==> flow/design.v <==
`timescale 1ns / 1ps
module jcsbasic(
    input CLK, input [15:0] SW, input BTNU, input BTNL, input BTNC, input BTNR, input BTND,
    output reg [15:0] LED, output [6:0] SEG, output [3:0] AN, output DP) ;
	parameter 
	   FIRST=0, 
	   NAND=0, NOT=1, AND=2, OR=3, XOR=4, DEC3=5, ENABLE=6, BUS1=7, LAST=7 ;  
	reg [3:0] mode = NAND, nextmode = NAND ;
    always @(posedge CLK) begin
        mode <= nextmode ;
    end
    wire nmbtn_click, pmbtn_click ;
    click cpmbtn(CLK, BTNU, pmbtn_click) ;
    click cnmbtn(CLK, BTND, nmbtn_click) ;
    always @(posedge CLK) begin
        if (pmbtn_click && (mode > FIRST)) begin
            nextmode <= mode - 1 ;
        end else if (nmbtn_click && (mode < LAST)) begin
        	nextmode <= mode + 1 ;
		end 
    end
    wire BIT1, ENA ;
    assign ENA = BTNL ;
    assign BIT1 = BTNL ;
    wire buf_out ;
    jbuf ubuf(SW[0], buf_out) ;
    wire not_out ;
    jnot unot(SW[0], not_out) ;
    wire nand_out ;
    jnand unand(SW[1], SW[0], nand_out) ;
    wire and_out ;
    jand uand(SW[1], SW[0], and_out) ;
    wire or_out ;
    jor uor(SW[1], SW[0], or_out) ;
    wire xor_out ;
    jxor uxor(SW[1], SW[0], xor_out) ;
	wire [7:0] dec3_out ;
	jdecoder #(3, 8) udec(SW[2:0], dec3_out) ;
	wire [7:0] ena_out ;
	jenabler uenabler(SW[7:0], ENA, ena_out) ;
	wire [7:0] bus1_out ;
	jbus1 ubus1(SW[7:0], BIT1, bus1_out) ;
    reg [31:0] word ;    
    seven_seg_word ssw(CLK, word, SEG, AN, DP) ;
    always @(*) begin
        LED[15:8] = 0 ;
        case (mode)
            NAND: begin
                 word = "nand" ;
                LED[7:1] = 0 ;
                LED[0] = nand_out ;
            end
            NOT: begin
                word = " not" ;
                LED[7:1] = 0 ;
                LED[0] = not_out ;
            end
            AND: begin
                word = " and" ;
                LED[7:1] = 0 ;
                LED[0] = and_out ;
            end
            OR: begin
                word = "  or" ;
                LED[7:1] = 0 ;
                LED[0] = or_out ;
            end
            XOR: begin
                word = " xor" ;
                LED[7:1] = 0 ;
                LED[0] = xor_out ;
            end
            DEC3: begin
                word = "dec3" ;
				LED[7:0] = dec3_out ;
            end
            ENABLE: begin
                word = " ena" ;
				LED[7:0] = ena_out ;
            end
            BUS1: begin
                word = "bus1" ;
				LED[7:0] = bus1_out ;
            end
            default: begin
                word = "    " ;
                LED = 0 ;
            end
        endcase
    end
endmodule
`timescale 1ns / 1ps
module click(input clk, input pbi, output reg click);
    reg cur = 0 ;
    wire deb ;
    debounce debm(clk, pbi, deb) ;
    always @(posedge clk) begin
        cur <= deb ;
        if (deb == 0 && cur == 1)
            click <= 1 ;
        else
            click <= 0 ;
    end
endmodule
module debounce(input clk, input pbi, output reg pbo);
    parameter DEBOUNCE_LIMIT = 1000000 ;   
    reg [19:0] count = 0 ;
    always @(posedge clk) begin
        if (pbi != pbo && count < DEBOUNCE_LIMIT)
            count <= count + 1 ;
        else if (count == DEBOUNCE_LIMIT) begin
            pbo <= pbi ;
            count <= 0 ;
        end 
        else begin
            count <= 0 ;
        end
    end
endmodule
module seven_seg_word(input clk, input [31:0] word, output reg [6:0] sseg, output reg [3:0] an, output reg dp) ;
    reg [7:0] led_ascii ;
    reg [19:0] count = 0 ;
    always @(posedge clk) begin
        count <= count + 1 ;
    end
    wire [1:0] s ;
    assign s = count[19:18] ;
    always @(*) begin
        case(s)
            2'b00: begin
                an = 4'b0111 ; 
                led_ascii = word[31:24] ;
            end
            2'b01: begin
                an = 4'b1011 ; 
                led_ascii = word[23:16] ;
            end
            2'b10: begin
                an = 4'b1101 ; 
                led_ascii = word[15:8] ;
            end
            2'b11: begin
                an = 4'b1110 ; 
                led_ascii = word[7:0] ;
            end
        endcase
    end        
    always @(*) begin       
        dp = 1 ;
        case(led_ascii)
            "0":        sseg = 7'b1000000 ; 
            "1":        sseg = 7'b1111001 ; 
            "2":        sseg = 7'b0100100 ;
            "3":        sseg = 7'b0110000 ;
            "4":        sseg = 7'b0011001 ;
            "5":        sseg = 7'b0010010 ;
            "6":        sseg = 7'b0000010 ;
            "7":        sseg = 7'b1111000 ;
            "8":        sseg = 7'b0000000 ;
            "9":        sseg = 7'b0010000 ; 
            "a":        sseg = 7'b0100000 ; 
            "b":        sseg = 7'b0000011 ;
            "c":        sseg = 7'b0100111 ; 
            "d":        sseg = 7'b0100001 ; 
            "e":        sseg = 7'b0000110 ; 
            "f":        sseg = 7'b0001110 ;
            "g":        sseg = 7'b0010000 ; 
            "h":        sseg = 7'b0001011 ;
            "k":        sseg = 7'b0001010 ;
            "l":        sseg = 7'b1001111 ; 
            "m":        sseg = 7'b0101010 ; 
            "n":        sseg = 7'b0101011 ; 
            "o":        sseg = 7'b0100011 ; 
            "p":        sseg = 7'b0001100 ; 
            "r":        sseg = 7'b0101111 ;
            "s":        sseg = 7'b0010010 ; 
            "t":        sseg = 7'b0000111 ;
            "u":        sseg = 7'b1100011 ;
            "x":        sseg = 7'b0001001 ; 
            "z":        sseg = 7'b0100100 ; 
            default:    sseg = 7'b1111111 ;  
        endcase
    end
endmodule 
module seven_seg_dec(input clk, input [7:0] num, output reg [6:0] sseg, output reg [3:0] an, output reg dp) ;
    reg [7:0] led_dec ;
    reg [19:0] count = 0 ;
    always @(posedge clk) begin
        count <= count + 1 ;
    end
    wire [1:0] s ;
    assign s = count[19:18] ;
    always @(*) begin
        case(s)
            2'b00: begin
                an = 4'b0111 ; 
                led_dec = 0 ;
            end
            2'b01: begin
                an = 4'b1011 ; 
                led_dec = (num % 1000) / 100 ;
            end
            2'b10: begin
                an = 4'b1101 ; 
                led_dec = (num % 100) / 10 ;
            end
            2'b11: begin
                an = 4'b1110 ; 
                led_dec = num % 10 ;
            end
        endcase
    end        
    always @(*) begin       
        dp = 1 ;
        case(led_dec)
            0:        sseg = 7'b1000000 ; 
            1:        sseg = 7'b1111001 ; 
            2:        sseg = 7'b0100100 ;
            3:        sseg = 7'b0110000 ;
            4:        sseg = 7'b0011001 ;
            5:        sseg = 7'b0010010 ;
            6:        sseg = 7'b0000010 ;
            7:        sseg = 7'b1111000 ;
            8:        sseg = 7'b0000000 ;
            9:        sseg = 7'b0010000 ; 
            default:  sseg = 7'b1111111 ;  
        endcase
    end
endmodule 
module genclock #(parameter HZ=1) (input clkin, output clkout) ;
    integer count = 0 ;
    localparam max = 100000000 / HZ ;
    reg rclkout = 0 ;
	assign clkout = rclkout ;
    always @ (posedge clkin) begin
        if (count == max - 1) begin
            count <= 0 ;
            rclkout <= ~rclkout ;
        end else begin
            count <= count + 1 ;
        end
    end
endmodule
`timescale 1ns / 1ps
module jnand(input wa, input wb, output wc) ;
	nand #1 x(wc, wa, wb) ;
endmodule
module jnot(input wa, output wb) ;
	jnand x(wa, wa, wb) ;
endmodule
module jand(input wa, input wb, output wc) ;
	wire w ;
	jnand x(wa, wb, w) ;
	jnot y(w, wc) ;
endmodule
module jor(input wa, input wb, output wc) ;
	wire wic, wid ;
	jnot n1(wa, wic) ;
	jnot n2(wb, wid) ;
	jnand x(wic, wid, wc) ;
endmodule
module jxor(input wa, input wb, output wc) ;
	wire wic, wid, wie, wif ;
	jnot not1(wa, wic) ;
	jnot not2(wb, wid) ;
	jnand nand1(wic, wb, wie) ;
	jnand nand2(wa, wid, wif) ;
	jnand nand3(wie, wif, wc) ;
endmodule
module jbuf(input wa, output wb) ;
	jand x(wa, wa, wb) ;
endmodule
module jandN #(parameter N=2) (input [N-1:0] bis, output wo) ;
	wire [N-2:0] os ;
	jand and0(bis[0], bis[1], os[0]) ;
	genvar j ;
	generate
	    for (j = 0; j < (N - 2); j = j + 1) begin
	        jand andj(os[j], bis[j+2], os[j+1]) ;
	    end
	endgenerate
	assign wo = os[N-2] ;
endmodule
module jorN #(parameter N=2) (input [N-1:0] bis, output wo) ;
	wire [N-2:0] os ;
	jor or0(bis[0], bis[1], os[0]) ;
	genvar j ;
	generate
	    for (j = 0; j < (N - 2); j = j + 1) begin
	        jor orj(os[j], bis[j+2], os[j+1]) ;
	    end
	endgenerate
	assign wo = os[N-2] ;
endmodule
module jenabler(input [7:0] bis, input we, output [7:0] bos) ;
	genvar j ;
	generate
	    for (j = 0; j < 8 ; j = j + 1) begin
	        jand a(bis[j], we, bos[j]) ;
	    end
	endgenerate
endmodule
module jdecoder #(parameter N=2, N2=4) (input [N-1:0] bis, output [N2-1:0] bos) ;
    wire [1:0] wmap[N-1:0] ;
    genvar j ;
    generate
        for (j = 0; j < N ; j = j + 1) begin
	    jnot notj(bis[j], wmap[j][0]) ;
	    assign wmap[j][1] = bis[j] ;
        end
    endgenerate
    genvar k ;
    generate
        for (j = 0; j < N2 ; j = j + 1) begin
            wire [N-1:0] wos ;
            for (k = 0; k < N ; k = k + 1) begin
	        assign wos[k] = wmap[k][j[k]] ;
	    end
            jandN #(N) andNj(wos, bos[j]) ;
        end
    endgenerate
endmodule
module jbus1 (input [7:0] bis, input wbit1, output [7:0] bos) ;
    wire wnbit1 ;
    jnot n(wbit1, wnbit1) ;
    genvar j ;
    generate
	for (j = 0 ; j < 8 ; j = j + 1) begin
	    if (j > 0) begin
	        jand andj(bis[j], wnbit1, bos[j]) ;
	    end else begin
	        jor orj(bis[j], wbit1, bos[j]) ;
	    end
	end
    endgenerate
endmodule
From RTL to reports: jcsbasic
What the tools print for jcsbasic, step after step.
Lines are those of the file above, counted from 1.
Operators: Yosys type, input widths -> output width; for muxes data width and select width s.
A cell with - has no value.
- top: jcsbasic
- clock input: CLK
- cell library: sky130hd
- library corner: tt_025C_1v80

Elaborated design
Yosys after proc, flatten, opt, wreduce and memory -nomap, before mapping. Memory bits, and registers merged into a memory's read port (data or address), are not among the register bits. Print and check cells are not counted. Equal cells are merged and count once.
Memory sizes are those after Yosys's memory passes, which may raise the word count (mostly to a power of two), join words into wider ones and drop unused or constant bits.
- register bits at 74
- memory cells: 1
- output and inout port bits at 28
- noted input bits: 22
- cells after elaboration at 99
- memory bits (read-only) at 896
- memories (name ; depth ; width ; rd ports ; wr ports ; line ; source):
    (no name shown) ; 128 ; 7 ; 1 ; 0 ; 150 ; case(led_ascii)
- multiplexer cells at 10
- bitwise gates (word level): 43
- add/subtract/negate cells: 5
- magnitude comparators at 4
- eq/ne operators at 14
- noted reduce/logical cells: 11
- operators by type and width (kind ; number):
    $pmux 31 s8 ; 1
    $add 20x1->20 const B ; 3
    $lt 20x20->1 const B ; 2
    $eq 20x20->1 const B ; 2
    $pmux 8 s4 ; 1
    $and 1x1->1 ; 29
    $pmux 7 s3 ; 1
    $eq 4x3->1 const B ; 4
    $pmux 4 s4 ; 1
    $not 1->1 ; 14
    $eq 4x2->1 const B ; 2
    $pmux 1 s8 ; 1
    $mux 4 ; 2
    $mux 7 ; 1
    $logic_and 1x1->1 ; 6
    $eq 2x2->1 const B ; 2
    $reduce_and 2->1 ; 2
    $add 4x1->4 const B ; 1
    $sub 4x1->4 const B ; 1
    $gt 4x1->1 const B ; 1
    $eq 4x1->1 const B ; 1
    $lt 4x3->1 const B ; 1
    $logic_not 4->1 ; 1
    $ne 1x1->1 ; 2
    $eq 2x1->1 const B ; 1
    $logic_not 2->1 ; 1
    $reduce_bool 2->1 ; 1
    $mux 1 ; 2

Longest topological paths
Longest topological path by Yosys (ltp), each cell counted once; first at word level (registers and memories cut), then after technology mapping (sequential cells cut; the memories' decode and read muxes count).
- noted depth in word-level cells: 6
- noted ABC_AREA: 0
- noted mapped depth: 13
- depth with buffers taken out: 12

After synthesis
Source: synth_stat.txt of the flow (Yosys; design flattened, memories mapped). It holds for the ABC_AREA given above (unset counts as 0); a run with the other value may have another netlist.
The area totals of this step are shown rounded.
- cells by type (type ; number ; total area (um^2)):
    sky130_fd_sc_hd__dfxtp_1 ; 68 ; 1.36E+03
    sky130_fd_sc_hd__ha_1 ; 22 ; 275.264
    sky130_fd_sc_hd__xnor2_1 ; 28 ; 245.235
    sky130_fd_sc_hd__nor2_1 ; 60 ; 225.216
    sky130_fd_sc_hd__xor2_1 ; 24 ; 210.202
    sky130_fd_sc_hd__edfxtp_1 ; 6 ; 180.173
    sky130_fd_sc_hd__nand2_1 ; 34 ; 127.622
    sky130_fd_sc_hd__nand3_1 ; 22 ; 110.106
    sky130_fd_sc_hd__buf_4 ; 13 ; 97.594
    sky130_fd_sc_hd__inv_1 ; 24 ; 90.086
    sky130_fd_sc_hd__nand4_1 ; 14 ; 87.584
    sky130_fd_sc_hd__mux2i_1 ; 8 ; 80.077
    sky130_fd_sc_hd__a21oi_1 ; 14 ; 70.067
    sky130_fd_sc_hd__o21ai_0 ; 14 ; 70.067
    sky130_fd_sc_hd__and3_1 ; 11 ; 68.816
    sky130_fd_sc_hd__a22o_1 ; 7 ; 61.309
    sky130_fd_sc_hd__nor3_1 ; 11 ; 55.053
    sky130_fd_sc_hd__nor2b_1 ; 8 ; 50.048
Other cell types: 50; their cells: 111.
- cells in the netlist at 499
- sequential area: 1540 um^2
- noted mapped area: 4350 um^2
- flip-flops at 74
- buffers: 26
The figures by module come from a second, unflattened synthesis with its own total; it is not the netlist above.
- cell total of the unflattened synthesis at 624
- noted area (unflattened synthesis): 5040 um^2
Rows give one instance, submodules left out.
- modules (module ; cells ; area (um^2) ; instances ; sequential area (um^2)):
    debounce ; 120 ; 1060 ; 2 ; 430
    seven_seg_word ; 188 ; 1670 ; 1 ; 400
    jcsbasic ; 109 ; 838 ; 1 ; 200
    jnand ; 1 ; 3.8 ; 81 ; 0.0
    click ; 3 ; 53.8 ; 2 ; 40.0
    jdecoder ; 0 ; 0.0 ; 1 ; 0.0
    jandN #(N=3) ; 0 ; 0.0 ; 8 ; 0.0
    jand ; 0 ; 0.0 ; 32 ; 0.0
    jbus1 ; 0 ; 0.0 ; 1 ; 0.0
    jenabler ; 0 ; 0.0 ; 1 ; 0.0
    jnot ; 0 ; 0.0 ; 43 ; 0.0
    jor ; 0 ; 0.0 ; 2 ; 0.0
    jxor ; 0 ; 0.0 ; 1 ; 0.0

Worst setup path after synthesis
Source: OpenSTA report_checks on the synthesized netlist (no wires, ideal clock, input and output delay 20% of the period each), path of least setup slack; recovery checks are left aside. Register names are those of the netlist, which keeps one name where synthesis merged equal registers.
- kind: register to output
- start: reg mode[1]
- end: out SEG[0]
- arrival time: 2757 ps
- noted path slack: -13 ps
- output delay at 686 ps
- required time at 2744 ps
- delay of the path at 2757 ps
- clock period at 3430 ps
- launch time at the first pin at 0 ps
- buffers on the path: 1
- driving pins on the path: 11
- period reached after synthesis: 3443 ps
"delay of the path" = arrival - input delay + setup time.
A path that ends at an output port has no setup time.
"driving pins on the path" counts driving pins, that of a launching flip-flop among them; a cell with two outputs on the path counts twice.
"period reached after synthesis" is the clock period less the worst setup slack; recovery checks do not enter. This is arithmetic on one report: input and output delays are still those of the set period (20% each).
Between the ends stands the longest chain of elaborated cells between them, by number of cells; it is not shown to be the way that was timed. Of several equally long chains one is given.
Each line given opens the expression or statement behind the cell; cells for indexed reads and writes are added by Yosys, which also makes memories of some case tables.
A memory read counts as a cell of the chain, while the word-level depth stops at memories.
- path through: sky130_fd_sc_hd__dfxtp_1 > sky130_fd_sc_hd__inv_1 > sky130_fd_sc_hd__ha_1 > sky130_fd_sc_hd__buf_2 > sky130_fd_sc_hd__nor2_1 > sky130_fd_sc_hd__a2111oi_0 > sky130_fd_sc_hd__o21a_1 > sky130_fd_sc_hd__inv_1 > sky130_fd_sc_hd__ha_1 > sky130_fd_sc_hd__or4_1 > sky130_fd_sc_hd__a41o_1
- noted cells in the longest elaborated chain: 5
- noted elaborated cells between the ends (all ways): 12
- RTL lines with such cells: 3
- those cells by class: 7 x eq/ne; 3 x mux; 1 x reduce/logical; 1 x memory
- ends and longest elaborated chain, post-synthesis (element ; line ; source):
    start: declaration ; 8 ; reg [3:0] mode = NAND, nextmode = NAND ;
    start: assignment ; 10 ; mode <= nextmode ;
    $eq 4x3->1 ; 47 ; case (mode)
    $pmux 31 s8 ; 47 ;
    $pmux 8 s4 ; 129 ; case(s)
    $mem_v2 128x7 ; 150 ; case(led_ascii)
    $mux 7 ; 150 ;
    end: declaration ; 4 ; output reg [15:0] LED, output [6:0] SEG, output [3:0] AN, output DP) ;

Worst path after layout
From the final timing report of flow run A: the path of least setup slack in the routed layout; clock arrival at registers is part of the times.
The report prints the path's times to 10 ps; the period is as set.
- kind: register to output
- start: reg mode[0]
- end: out SEG[3]
- launch time at the first pin at 330 ps
- driving pins on the path: 12
- clock period at 4130 ps
- noted path slack: 130 ps
- output delay at 830 ps
- arrival time: 3170 ps
- buffers on the path: 3
- required time at 3300 ps
Between the ends stands the longest chain of elaborated cells between them, by number of cells; it is not shown to be the way that was timed. Of several equally long chains one is given.
A memory read counts as a cell of the chain, while the word-level depth stops at memories.
- path through: sky130_fd_sc_hd__dfxtp_4 > sky130_fd_sc_hd__inv_4 > sky130_fd_sc_hd__ha_4 > sky130_fd_sc_hd__nor3_4 > sky130_fd_sc_hd__buf_4 > sky130_fd_sc_hd__o32ai_4 > sky130_fd_sc_hd__a221oi_4 > sky130_fd_sc_hd__buf_4 > sky130_fd_sc_hd__nor3_1 > sky130_fd_sc_hd__o21ai_0 > sky130_fd_sc_hd__a41o_1 > sky130_fd_sc_hd__clkdlybuf4s50_1
- noted cells in the longest elaborated chain: 5
- noted elaborated cells between the ends (all ways): 12
- RTL lines with such cells: 3
- those cells by class: 7 x eq/ne; 3 x mux; 1 x reduce/logical; 1 x memory
- ends and longest elaborated chain, post-layout (element ; line ; source):
    start: declaration ; 8 ; reg [3:0] mode = NAND, nextmode = NAND ;
    start: assignment ; 10 ; mode <= nextmode ;
    $eq 4x3->1 ; 47 ; case (mode)
    $pmux 31 s8 ; 47 ;
    $pmux 8 s4 ; 129 ; case(s)
    $mem_v2 128x7 ; 150 ; case(led_ascii)
    $mux 7 ; 150 ;
    end: declaration ; 4 ; output reg [15:0] LED, output [6:0] SEG, output [3:0] AN, output DP) ;

==> results <==
Module jcsbasic, platform sky130hd: 2 stored runs of the flow (Yosys, OpenROAD) with differing settings, in no particular order. Input and output delays are each 20% of the period that was set; the output load is 0.01 pF.
"reached clock period" = clock period - worst setup slack. The figure is calculated, with input and output delays left at 20% of the set period.
"time of the worst setup path" means the part of the period allowed to the worst setup path (the constraints hold back 20% at inputs and 20% at outputs) less its slack; where the path has registers, the arrival times of their clocks count too.
"power consumption" is the tool's figure for a default switching activity; nothing was simulated.
"time of the worst setup path" is given in steps of 10 ps.
Results are given in rounded form.

Flow run A
Settings were period_ns = 4.13; CORE_UTILIZATION = 27; PLACE_DENSITY_LB_ADDON = 0.06; CORE_ASPECT_RATIO = 1.19; CELL_PAD_IN_SITES_GLOBAL_PLACEMENT = 3; CELL_PAD_IN_SITES_DETAIL_PLACEMENT = 0; CTS_CLUSTER_SIZE = 83; MIN_ROUTING_LAYER = met2; MAX_ROUTING_LAYER = met5; CAP_MARGIN = 20; CORE_MARGIN = 2; SLEW_MARGIN = 20
- noted the time of the worst setup path: 3170 ps
- worst path kind: register to output
- post-route setup TNS: 0 ps
- noted the post-synthesis cell area: 4350 um^2
- reached clock period: 4000 ps
- smallest hold slack: 339 ps
- noted the post-layout utilization: 34.7%
- power consumption at 1630 µW
- noted the die size: 17200 um^2
- worst setup slack after layout at 130 ps

Flow run B
Settings were period_ns = 5.06; CORE_UTILIZATION = 62; SETUP_SLACK_MARGIN = -0.11; PLACE_DENSITY = 0.94; CORE_ASPECT_RATIO = 1.9; ABC_AREA = 0; GPL_TIMING_DRIVEN = 0; CAP_MARGIN = 20; CORE_MARGIN = 2; SLEW_MARGIN = 20
- noted the time of the worst setup path: 3900 ps
- worst path kind: register to output
- post-route setup TNS: 0 ps
- noted the post-synthesis cell area: 4350 um^2
- reached clock period: 4912 ps
- smallest hold slack: 345 ps
- noted the post-layout utilization: 73.8%
- power consumption at 1260 µW
- noted the die size: 7740 um^2
- worst setup slack after layout at 148 ps
